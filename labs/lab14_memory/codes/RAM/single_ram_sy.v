==> flow/design.v <==
module single_ram_sy(
    clk, address, we, data
);
parameter DATA_WIDTH = 8;
parameter ADDRESS_WIDTH = 8;
parameter RAM_DEPTH = 1 << ADDRESS_WIDTH;
input clk;
input [ADDRESS_WIDTH-1:0] address;
input we;
inout [DATA_WIDTH-1:0] data;
reg [DATA_WIDTH-1:0] data_out;
reg [DATA_WIDTH-1:0] mem [0:RAM_DEPTH-1];
assign data = (!we) ? data_out : 8'dz;
always @(posedge clk) begin
    if(we == 1) begin
        mem[address] <= data;
    end
end
always @(posedge clk) begin
    if(we == 0) begin
        data_out <= mem[address];
    end
end
endmodule  
; Reports on single_ram_sy
; What the tools print for single_ram_sy, step after step.
; Line numbers count from 1 in the design file above.
; Library cell names are shortened.
; Not given: n/a
[design]
top_module = single_ram_sy
clk_port = clk
lib = sky130hd
lib_corner = tt_025C_1v80

; Word level
; Counts by Yosys on the flattened word-level netlist (proc, flatten, opt, wreduce; memories kept). Register bits leave out memories and registers merged into their read ports (data or address); mux counts leave out enables and synchronous resets folded into registers. Print and check cells are left out. Cells with the same type and inputs are merged into one.
; Yosys's memory passes give these memory sizes; they may raise the number of words (mostly to a power of two), join words into wider ones and drop unused or constant bits.
[bits]
regBits = 0
latchBits = 0
mem_bits_rw = 2048
rom_bits = 0
clocked_rd_ports_x_width = 8
mem_count = 1
inputBits = 10
out_inout_bits = 8
word_cells = 6
[classes]
add_sub_neg = 0
multipliers = 0
n_div = 0
cmp = 0
eq_ne = 0
shifts = 0
n_mux = 4
logic = 0
reduce_and_logical = 1
[mem_list]
columns = memory, words, width, rd, write_ports, line
row1 = mem, 256, 8, 1, 1, 12  ; reg [DATA_WIDTH-1:0] mem [0:RAM_DEPTH-1];
[op_table]
columns = cell, count
row1 = 2-to-1 mux 8 bit, 3
row2 = zero test 1 bit, 1
row3 = 2-to-1 mux 1 bit, 1

; Logic depth
; Depth = most cells in a row (Yosys ltp): at word level without a register or memory, in the mapped netlist without a sequential cell, where the memories' decode and read muxes count.
[depth]
ltp_word = 2
ABC_AREA = 0
ltp_mapped = 8
depth_no_buf = 5

; Netlist
; Source: synth_stat.txt of the flow (Yosys; design flattened, memories mapped). It holds for the ABC_AREA given above (unset counts as 0); a run with the other value may have another netlist.
; Totals and module areas in this step are rounded.
[mapped]
mapped_cells = 3545
mapped_area_mm2 = 0.079
sequential_area_mm2 = 0.062
flip_flops = 2056
buf_cells = 230
[by_type]
columns = cell, count, area_total_um2
row1 = edfxtp_1, 2056, 6.17E+04
row2 = mux4_2, 512, 1.15E+04
row3 = a22oi_1, 256, 1.92E+03
row4 = nor2_1, 234, 878.342
row5 = a21oi_1, 128, 640.614
row6 = clkbuf_1, 140, 525.504
row7 = o41ai_1, 32, 280.269
row8 = buf_2, 34, 170.163
row9 = buf_6, 15, 168.912
row10 = nor3_1, 27, 135.13
row11 = buf_1, 31, 116.362
row12 = nand2_1, 25, 93.84
row13 = nand3_1, 17, 85.082
row14 = buf_4, 10, 75.072
row15 = nand4_1, 9, 56.304
row16 = nor2b_1, 8, 50.048
row17 = nand2b_1, 5, 31.28
row18 = and2_1, 3, 18.768
; Other cell types: 2; their cells: 3.

; Timing after synthesis
; Path of least setup slack by OpenSTA after synthesis, without wires, with an ideal clock, recovery checks aside; 20% of the period is set as input and as output delay. Where synthesis merged equal registers, the netlist keeps one of their names.
[synth_path]
path_kind = reg2out
from = register (no name shown)
to = output data[0]
clock_period_ns = 4.75
out_delay_ns = 0.950
launch_ns = 0.000
t_arrival_ns = 3.289
t_required_ns = 3.800
path_slack_ns = 0.511
delay_ns = 3.289
stages = 1
n_path_buf = 0
period_less_setup_slack_ns = 4.239
; "delay_ns" = arrival - input delay + setup time.
; A path that ends at an output port has no setup time.
; "stages": output pins that drive a net of the path, with the launching flip-flop's if there is one; two outputs of one cell count as two.
; "period_less_setup_slack_ns" is the clock period less the worst setup slack; recovery checks do not enter. This is arithmetic on one report: input and output delays are still those of the set period (20% each).
[synth_via]
path_cell_list = edfxtp_1
[synth_rtl]
columns = item, line
row1 = "end, declared", 10  ; inout [DATA_WIDTH-1:0] data;
; Chain of elaborated cells between the ends: none given.

; Timing after layout
; From the final timing report of run B: the path of least setup slack in the routed layout; clock arrival at registers is part of the times.
[layout_path]
path_kind = in2reg
from = input address[3]
to = memory mem[97][0]
clock_period_ns = 3.17
input_delay_ns = 0.63
setup_time_ns = 0.33
launch_ns = 0.63
t_arrival_ns = 3.42
t_required_ns = 3.65
path_slack_ns = 0.24
stages = 8
n_path_buf = 5
; Between the ends stands the longest chain of elaborated cells between them, by number of cells; it is not shown to be the way that was timed. Of several equally long chains one is given.
; Each line given opens the expression or statement behind the cell; cells for indexed reads and writes are added by Yosys, which also makes memories of some case tables.
[layout_via]
path_cell_list = buf_4 -> nor2_4 -> clkbuf_4 -> buf_2 -> nand3_2 -> clkbuf_2 -> buf_16 -> nor2_4
elab_chain_cells = 1
cells_between = 1
lines_between = 1
cone_classes = 1 x mux
[layout_rtl]
columns = item, line
row1 = "start, declared", 8  ; input [ADDRESS_WIDTH-1:0] address;
row2 = 2-to-1 mux 8 bit, 15  ; if(we == 1) begin
row3 = "end, declared", 12  ; reg [DATA_WIDTH-1:0] mem [0:RAM_DEPTH-1];

Stored flow runs of single_ram_sy (2 of them; Yosys, OpenROAD, sky130hd). They differ in their settings and are not a sequence. Constraints: input delay and output delay 20% of the set period each, output load 0.01 pF.
"achieved_period_ns" = clock period - worst setup slack. The figure is calculated, with input and output delays left at 20% of the set period.
By "worst_path_ns" is meant the share of the clock period that the worst setup path is allowed (20% is reserved at inputs, 20% at outputs), minus its slack. Clock arrival times at its registers enter into it.
"design_power_uw" is the tool's figure for a default switching activity; nothing was simulated.
Values from the reports are rounded here.

# run A
==> flow/run.sh <==
#!/bin/bash
# the make line also repeats the synthesis and layout settings of config.mk as NAME=value (left out here)
make -C /OpenROAD-flow-scripts/flow DESIGN_CONFIG=/design/flow/config.mk WORK_HOME=/design/flow/orfs CLKGATE_MAP_FILE= finish
==> flow/config.mk <==
export PLATFORM = sky130hd
export DESIGN_NAME = single_ram_sy
export DESIGN_NICKNAME = single_ram_sy
export VERILOG_FILES = /design/flow/design.v
export SDC_FILE = /design/flow/constraint.sdc
export NUM_CORES = 4
export LEC_CHECK = 0
export ABC_AREA = 1
export CAP_MARGIN = 20
export CELL_PAD_IN_SITES_GLOBAL_PLACEMENT = 3
export CORE_MARGIN = 4
export CORE_UTILIZATION = 64
export CTS_CLUSTER_DIAMETER = 39
export GPL_TIMING_DRIVEN = 0
export MAX_ROUTING_LAYER = met5
export PLACE_DENSITY = 0.36
export SETUP_SLACK_MARGIN = 0.42
export SLEW_MARGIN = 20
==> flow/constraint.sdc <==
create_clock -name core_clock -period 4.42 [get_ports {clk}]
set_input_delay 0.8840 -clock core_clock [delete_from_list [all_inputs] [get_ports {clk}]]
set_output_delay 0.8840 -clock core_clock [all_outputs]
set_load 0.01 [all_outputs]

==> run A: results <==
outcome="incomplete, placement halted on GPL-0301"

# run B
==> flow/run.sh <==
#!/bin/bash
# the make line also repeats the synthesis and layout settings of config.mk as NAME=value (left out here)
make -C /OpenROAD-flow-scripts/flow DESIGN_CONFIG=/design/flow/config.mk WORK_HOME=/design/flow/orfs CLKGATE_MAP_FILE= finish
==> flow/config.mk <==
export PLATFORM = sky130hd
export DESIGN_NAME = single_ram_sy
export DESIGN_NICKNAME = single_ram_sy
export VERILOG_FILES = /design/flow/design.v
export SDC_FILE = /design/flow/constraint.sdc
export NUM_CORES = 4
export LEC_CHECK = 0
export CAP_MARGIN = 25
export CORE_MARGIN = 2
export CORE_UTILIZATION = 61
export GPL_TIMING_DRIVEN = 0
export PLACE_DENSITY_LB_ADDON = 0.27
export SETUP_SLACK_MARGIN = 0.55
export SLEW_MARGIN = 35
==> flow/constraint.sdc <==
create_clock -name core_clock -period 3.17 [get_ports {clk}]
set_input_delay 0.6340 -clock core_clock [delete_from_list [all_inputs] [get_ports {clk}]]
set_output_delay 0.6340 -clock core_clock [all_outputs]
set_load 0.01 [all_outputs]

==> run B: results <==
synthArea_mm2=0.079
die_footprint_mm2=0.13
post_route_stdcell_area_mm2=0.091
finish.utilization_frac=0.72
timing.setup.ws_ns=0.24
setup_tns_ns=0.000
ws_hold_ns=0.088
design_power_uw=57000
achieved_period_ns=2.934
worst_path_ns=2.30
critical_path_type="in2reg"
